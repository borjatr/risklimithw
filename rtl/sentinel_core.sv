==> flow/design.v <==
`timescale 1ns/1ps
module sentinel_core (
    input  logic        aclk,
    input  logic        aresetn,
    input  logic [63:0] s_axis_tdata,
    input  logic        s_axis_tvalid,
    input  logic        s_axis_tlast,
    output logic        s_axis_tready,
    output logic [63:0] m_axis_tdata,
    output logic        m_axis_tvalid,
    output logic        m_axis_tlast,
    input  logic        m_axis_tready,
    input  logic [31:0] s_axil_awaddr,
    input  logic        s_axil_awvalid,
    output logic        s_axil_awready,
    input  logic [31:0] s_axil_wdata,
    input  logic        s_axil_wvalid,
    output logic        s_axil_wready,
    output logic [1:0]  s_axil_bresp,
    output logic        s_axil_bvalid,
    input  logic        s_axil_bready,
    input  logic [31:0] s_axil_araddr,
    input  logic        s_axil_arvalid,
    output logic        s_axil_arready,
    output logic [31:0] s_axil_rdata,
    output logic [1:0]  s_axil_rresp,
    output logic        s_axil_rvalid,
    input  logic        s_axil_rready
);
    logic [31:0] reg_control;
    logic [31:0] reg_limit_shadow; 
    logic [31:0] reg_violation_count;
    logic [63:0] reg_dropped_snapshot;  
    logic [39:0] active_limit; 
    logic aw_en;
    always_ff @(posedge aclk or negedge aresetn) begin
        if (!aresetn) begin
            s_axil_awready <= 0;
            s_axil_wready  <= 0;
            s_axil_bvalid  <= 0;
            s_axil_bresp   <= 0;
            reg_control    <= 1;  
            reg_limit_shadow <= 1000;  
            aw_en          <= 1;
        end else begin
            if (~s_axil_awready && s_axil_awvalid && s_axil_wvalid && aw_en) begin
                s_axil_awready <= 1;
                s_axil_wready  <= 1;
            end else begin
                s_axil_awready <= 0;
                s_axil_wready  <= 0;
            end
            if (s_axil_awready && s_axil_wready && s_axil_awvalid && s_axil_wvalid) begin
                case (s_axil_awaddr[4:0]) 
                    5'h00: reg_control      <= s_axil_wdata;
                    5'h04: reg_limit_shadow <= s_axil_wdata;
                    default: ;  
                endcase
            end
            if (s_axil_awready && s_axil_wready && s_axil_awvalid && s_axil_wvalid) begin
                s_axil_bvalid <= 1;
                s_axil_bresp  <= 2'b00;  
            end else if (s_axil_bready && s_axil_bvalid) begin
                s_axil_bvalid <= 0;
            end
        end
    end
    always_ff @(posedge aclk or negedge aresetn) begin
        if (!aresetn) begin
            s_axil_arready <= 0;
            s_axil_rvalid  <= 0;
            s_axil_rdata   <= 0;
            s_axil_rresp   <= 0;
        end else begin
            if (~s_axil_arready && s_axil_arvalid) begin
                s_axil_arready <= 1;
            end else begin
                s_axil_arready <= 0;
            end
            if (s_axil_arready && s_axil_arvalid && ~s_axil_rvalid) begin
                s_axil_rvalid <= 1;
                s_axil_rresp  <= 2'b00; 
                case (s_axil_araddr[4:0])
                    5'h00: s_axil_rdata <= reg_control;
                    5'h04: s_axil_rdata <= reg_limit_shadow;
                    5'h08: s_axil_rdata <= reg_violation_count;
                    5'h0C: s_axil_rdata <= reg_dropped_snapshot[31:0];   
                    5'h10: s_axil_rdata <= reg_dropped_snapshot[63:32];  
                    default: s_axil_rdata <= 0;
                endcase
            end else if (s_axil_rvalid && s_axil_rready) begin
                s_axil_rvalid <= 0;
            end
        end
    end
    always_ff @(posedge aclk or negedge aresetn) begin
        if (!aresetn) begin
            active_limit <= 40'd1000;
        end else begin
            if ((s_axis_tlast && s_axis_tvalid && m_axis_tready) || !s_axis_tvalid || reg_control[0] == 0) begin
                active_limit <= {8'b0, reg_limit_shadow}; 
            end
        end
    end
    logic pass_check;
    logic [63:0] data_reg;
    logic valid_reg;
    logic last_reg;
    logic violation_detected;
    logic [39:0] amount;
    logic [15:0] dest_id; 
    assign amount  = s_axis_tdata[39:0];
    assign dest_id = s_axis_tdata[55:40];
    always_comb begin
        if ((amount > active_limit) && reg_control[0]) begin
            pass_check = 1'b0; 
            violation_detected = 1'b1;
        end else begin
            pass_check = 1'b1;
            violation_detected = 1'b0;
        end
    end
    always_ff @(posedge aclk or negedge aresetn) begin
        if (!aresetn) begin
            valid_reg <= 0;
            data_reg  <= 0;
            last_reg  <= 0;
            reg_violation_count <= 0;
            reg_dropped_snapshot <= 0;
        end else begin
            if (m_axis_tready || !valid_reg) begin
                valid_reg <= s_axis_tvalid && pass_check;
                data_reg  <= s_axis_tdata;
                last_reg  <= s_axis_tlast;
                if (s_axis_tvalid && violation_detected) begin
                    reg_violation_count <= reg_violation_count + 1;
                    reg_dropped_snapshot <= s_axis_tdata;  
                end
            end
        end
    end
    assign m_axis_tvalid = valid_reg;
    assign m_axis_tdata  = data_reg;
    assign m_axis_tlast  = last_reg;
    assign s_axis_tready = m_axis_tready; 
endmodule
# Step by step through the tools: sentinel_core
# Tool output for the design above, in the order of the flow.
# Lines are those of the file above, counted from 1.
# Operators: Yosys type, input widths -> output width; for muxes data width and select width s.
# Library cell names are shortened.
# The mark -- stands for no value.
dict set report setup {
  top {sentinel_core}
  clk_port {aclk}
  lib {sky130hd}
  lib_corner {tt_025C_1v80}
}

# Word-level counts
# Yosys after proc, flatten, opt, wreduce and memory -nomap, before mapping. Memory bits, and registers merged into a memory's read port (data or address), are not among the register bits. Print and check cells are not counted. Equal cells are merged and count once.
dict set report bits {
  mem_bits_ro 0
  ramBits 0
  latchBits 0
  word_cells 59
  output_inout_bits 108
  ff_bits 294
  n_memories 0
  clocked_rd_ports_x_width 0
}
dict set report classes {
  n_shift 0
  logic 4
  reduce_logical 26
  n_mul 0
  n_addsub 1
  mux 9
  n_cmp 1
  n_div 0
  equal 5
}
# op count
set op_table {}
lappend op_table {{$pmux 32 s5} 1}
lappend op_table {{$gt 40x32->1} 1}
lappend op_table {{$add 32x1->32 const B} 1}
lappend op_table {{$logic_and 1x1->1} 14}
lappend op_table {{$eq 5x3->1 const B} 2}
lappend op_table {{$eq 5x4->1 const B} 2}
lappend op_table {{$logic_not 5->1} 2}
lappend op_table {{$mux 1} 8}
lappend op_table {{$reduce_and 2->1} 3}
lappend op_table {{$eq 5x5->1 const B} 1}
lappend op_table {{$not 1->1} 4}
lappend op_table {{$reduce_bool 2->1} 2}
lappend op_table {{$logic_or 1x1->1} 3}
lappend op_table {{$logic_not 1->1} 2}

# Longest topological paths
# Depth = most cells in a row (Yosys ltp): at word level without a register or memory, in the mapped netlist without a sequential cell, where the memories' decode and read muxes count.
dict set report depth {
  depth_word 5
  ABC_AREA 0
  ltp_mapped 11
  ltp_nobuf 10
}

# Netlist
# Source: synth_stat.txt of the flow (Yosys; design flattened, memories mapped). It holds for the ABC_AREA given above (unset counts as 0); a run with the other value may have another netlist.
# The area totals of this step are shown rounded.
# cell count area_total_um2
set types {}
lappend types {dfrtp_1 281 7.03E+03}
lappend types {mux2_2 160 1.8E+03}
lappend types {mux2_1 38 427.91}
lappend types {ha_1 33 412.896}
lappend types {mux2_4 27 405.389}
lappend types {dfstp_2 13 341.578}
lappend types {a222oi_1 32 320.307}
lappend types {a21o_1 35 262.752}
lappend types {a22oi_1 32 240.23}
lappend types {a21oi_1 43 215.206}
lappend types {xor2_1 21 183.926}
lappend types {clkbuf_1 34 127.622}
lappend types {inv_1 34 127.622}
lappend types {nand4_1 20 125.12}
lappend types {xnor2_1 10 87.584}
lappend types {nand2_1 22 82.579}
lappend types {buf_6 7 78.826}
lappend types {nand3_1 13 65.062}
# Other cell types: 31; their cells: 101.
dict set report mapped {
  ff_cells 294
  cells 956
  buf_cells 58
  area_mm2 0.013
}

# Timing after synthesis
# Source: OpenSTA report_checks on the synthesized netlist (no wires, ideal clock, input and output delay 20% of the period each), path of least setup slack; recovery checks are left aside. Register names are those of the netlist, which keeps one name where synthesis merged equal registers.
dict set report synth_path {
  kind {input to register}
  startpoint {in s_axis_tdata[35]}
  endpoint {reg reg_dropped_snapshot[16]}
  launch_ns 0.778
  path_delay_ns 2.095
  t_arrival_ns 2.745
  path_slack_ns 1.018
  path_buffers 1
  path_stages 8
  setup_ns 0.128
  period_ns 3.89
  t_required_ns 3.762
  period_less_setup_slack_ns 2.872
}
# "path_delay_ns" = arrival - input delay + setup time.
# "path_stages" counts driving pins, that of a launching flip-flop among them; a cell with two outputs on the path counts twice.
# "period_less_setup_slack_ns" is the clock period less the worst setup slack; recovery checks do not enter. This is arithmetic on one report: input and output delays are still those of the set period (20% each).
# Between the ends stands the longest chain of elaborated cells between them, by number of cells; it is not shown to be the way that was timed. Of several equally long chains one is given.
# A line is the first line of the expression or statement that the cell stems from. Yosys adds cells for indexed reads and writes and turns some case tables into memories.
dict set report synth_via {
  path_cell_list {or4_1 > nor4_4 > nand2_1 > nor3b_2 > o21ai_2 > nand2_4 > buf_6 > mux2_1}
  elab_chain_cells 5
  cells_between 5
  lines_between 2
  classes_between {1 x compare; 1 x mux; 3 x reduce/logical}
}
# item line_no
set synth_rtl {}
lappend synth_rtl {{start: declaration} 5} ;# input  logic [63:0] s_axis_tdata,
lappend synth_rtl {{$gt 40x32->1} 115} ;# if ((amount > active_limit) && reg_control[0]) begin
lappend synth_rtl {{$logic_and 1x1->1} 115}
lappend synth_rtl {{$mux 1} 115}
lappend synth_rtl {{$logic_and 1x1->1} 135} ;# if (s_axis_tvalid && violation_detected) begin
lappend synth_rtl {{$reduce_and 2->1} --}
lappend synth_rtl {{end: assignment} 129} ;# reg_dropped_snapshot <= 0;
lappend synth_rtl {{end: assignment} 137} ;# reg_dropped_snapshot <= s_axis_tdata;
lappend synth_rtl {{end: declaration} 33} ;# logic [63:0] reg_dropped_snapshot;

# Worst path after layout
# From the final timing report of flow run 2: the path of least setup slack in the routed layout; clock arrival at registers is part of the times.
dict set report layout_path {
  kind {register to register}
  startpoint {reg active_limit[24]}
  endpoint {reg reg_dropped_snapshot[47]}
  period_ns 2.31
  path_stages 12
  t_required_ns 2.75
  path_slack_ns -0.33
  launch_ns 0.55
  setup_ns 0.12
  path_buffers 2
  t_arrival_ns 3.08
}
# Between the ends stands the longest chain of elaborated cells between them, by number of cells; it is not shown to be the way that was timed. Of several equally long chains one is given.
dict set report layout_via {
  path_cell_list {dfrtp_1 > inv_1 > ha_1 > nand4_1 > nor4_4 > buf_6 > nand2_4 > nor3b_4 > o21ai_4 > nand2_8 > buf_12 > mux2_1}
  elab_chain_cells 5
  cells_between 5
  lines_between 2
  classes_between {1 x compare; 1 x mux; 3 x reduce/logical}
}
# item line_no
set layout_rtl {}
lappend layout_rtl {{start: assignment} 98} ;# active_limit <= 40'd1000;
lappend layout_rtl {{start: assignment} 101} ;# active_limit <= {8'b0, reg_limit_shadow};
lappend layout_rtl {{$gt 40x32->1} 115} ;# if ((amount > active_limit) && reg_control[0]) begin
lappend layout_rtl {{$logic_and 1x1->1} 115}
lappend layout_rtl {{$mux 1} 115}
lappend layout_rtl {{$logic_and 1x1->1} 135} ;# if (s_axis_tvalid && violation_detected) begin
lappend layout_rtl {{$reduce_and 2->1} --}
lappend layout_rtl {{end: assignment} 129} ;# reg_dropped_snapshot <= 0;
lappend layout_rtl {{end: assignment} 137} ;# reg_dropped_snapshot <= s_axis_tdata;
lappend layout_rtl {{end: declaration} 33} ;# logic [63:0] reg_dropped_snapshot;

; Module sentinel_core, platform sky130hd: 2 stored runs of the flow (Yosys, OpenROAD) with differing settings, in no particular order. Input and output delays are each 20% of the period that was set; the output load is 0.01 pF.
; "achievedPeriod_ns" is the run's clock period less its worst setup slack. It is reckoned from that one timing run; input and output delays stay at 20% of the period that was set.
; "timing.worst_path_ns" = time allowed to the worst setup path (clock period - input delay - output delay, where it has them) - its slack; a late launch clock adds to it, a late capture clock takes from it.
; "totalPower_mw" is the tool's figure for a default switching activity; nothing was simulated.
; Values from the reports are rounded here.

[flow run 1: settings]
period_ns = 2.36
CORE_UTILIZATION = 61
CORE_ASPECT_RATIO = 0.63
CELL_PAD_IN_SITES_GLOBAL_PLACEMENT = 3
GPL_TIMING_DRIVEN = 1
CTS_CLUSTER_SIZE = 68
CTS_CLUSTER_DIAMETER = 356
SLEW_MARGIN = 5
MIN_ROUTING_LAYER = met1
CAP_MARGIN = 20
CORE_MARGIN = 2
[flow run 1: results]
outcome = stopped before the end: placement reported GPL-0301

[flow run 2: settings]
period_ns = 2.31
CORE_UTILIZATION = 48
PLACE_DENSITY_LB_ADDON = 0.22
HOLD_SLACK_MARGIN = -0.03
TNS_END_PERCENT = 15
MAX_ROUTING_LAYER = met5
CAP_MARGIN = 20
CORE_MARGIN = 2
SLEW_MARGIN = 20
[flow run 2: results]
tns_ns = -23
design_die_area_mm2 = 0.028
finish.stdcell_area_mm2 = 0.018
worstSetupSlack_ns = -0.33
totalPower_mw = 13
post_synth_area_mm2 = 0.013
timing.hold.ws_ns = 0.34
achievedPeriod_ns = 2.643
post_route_util_frac = 0.68
timing.worst_path_ns = 2.64
critical_path_kind = register to register
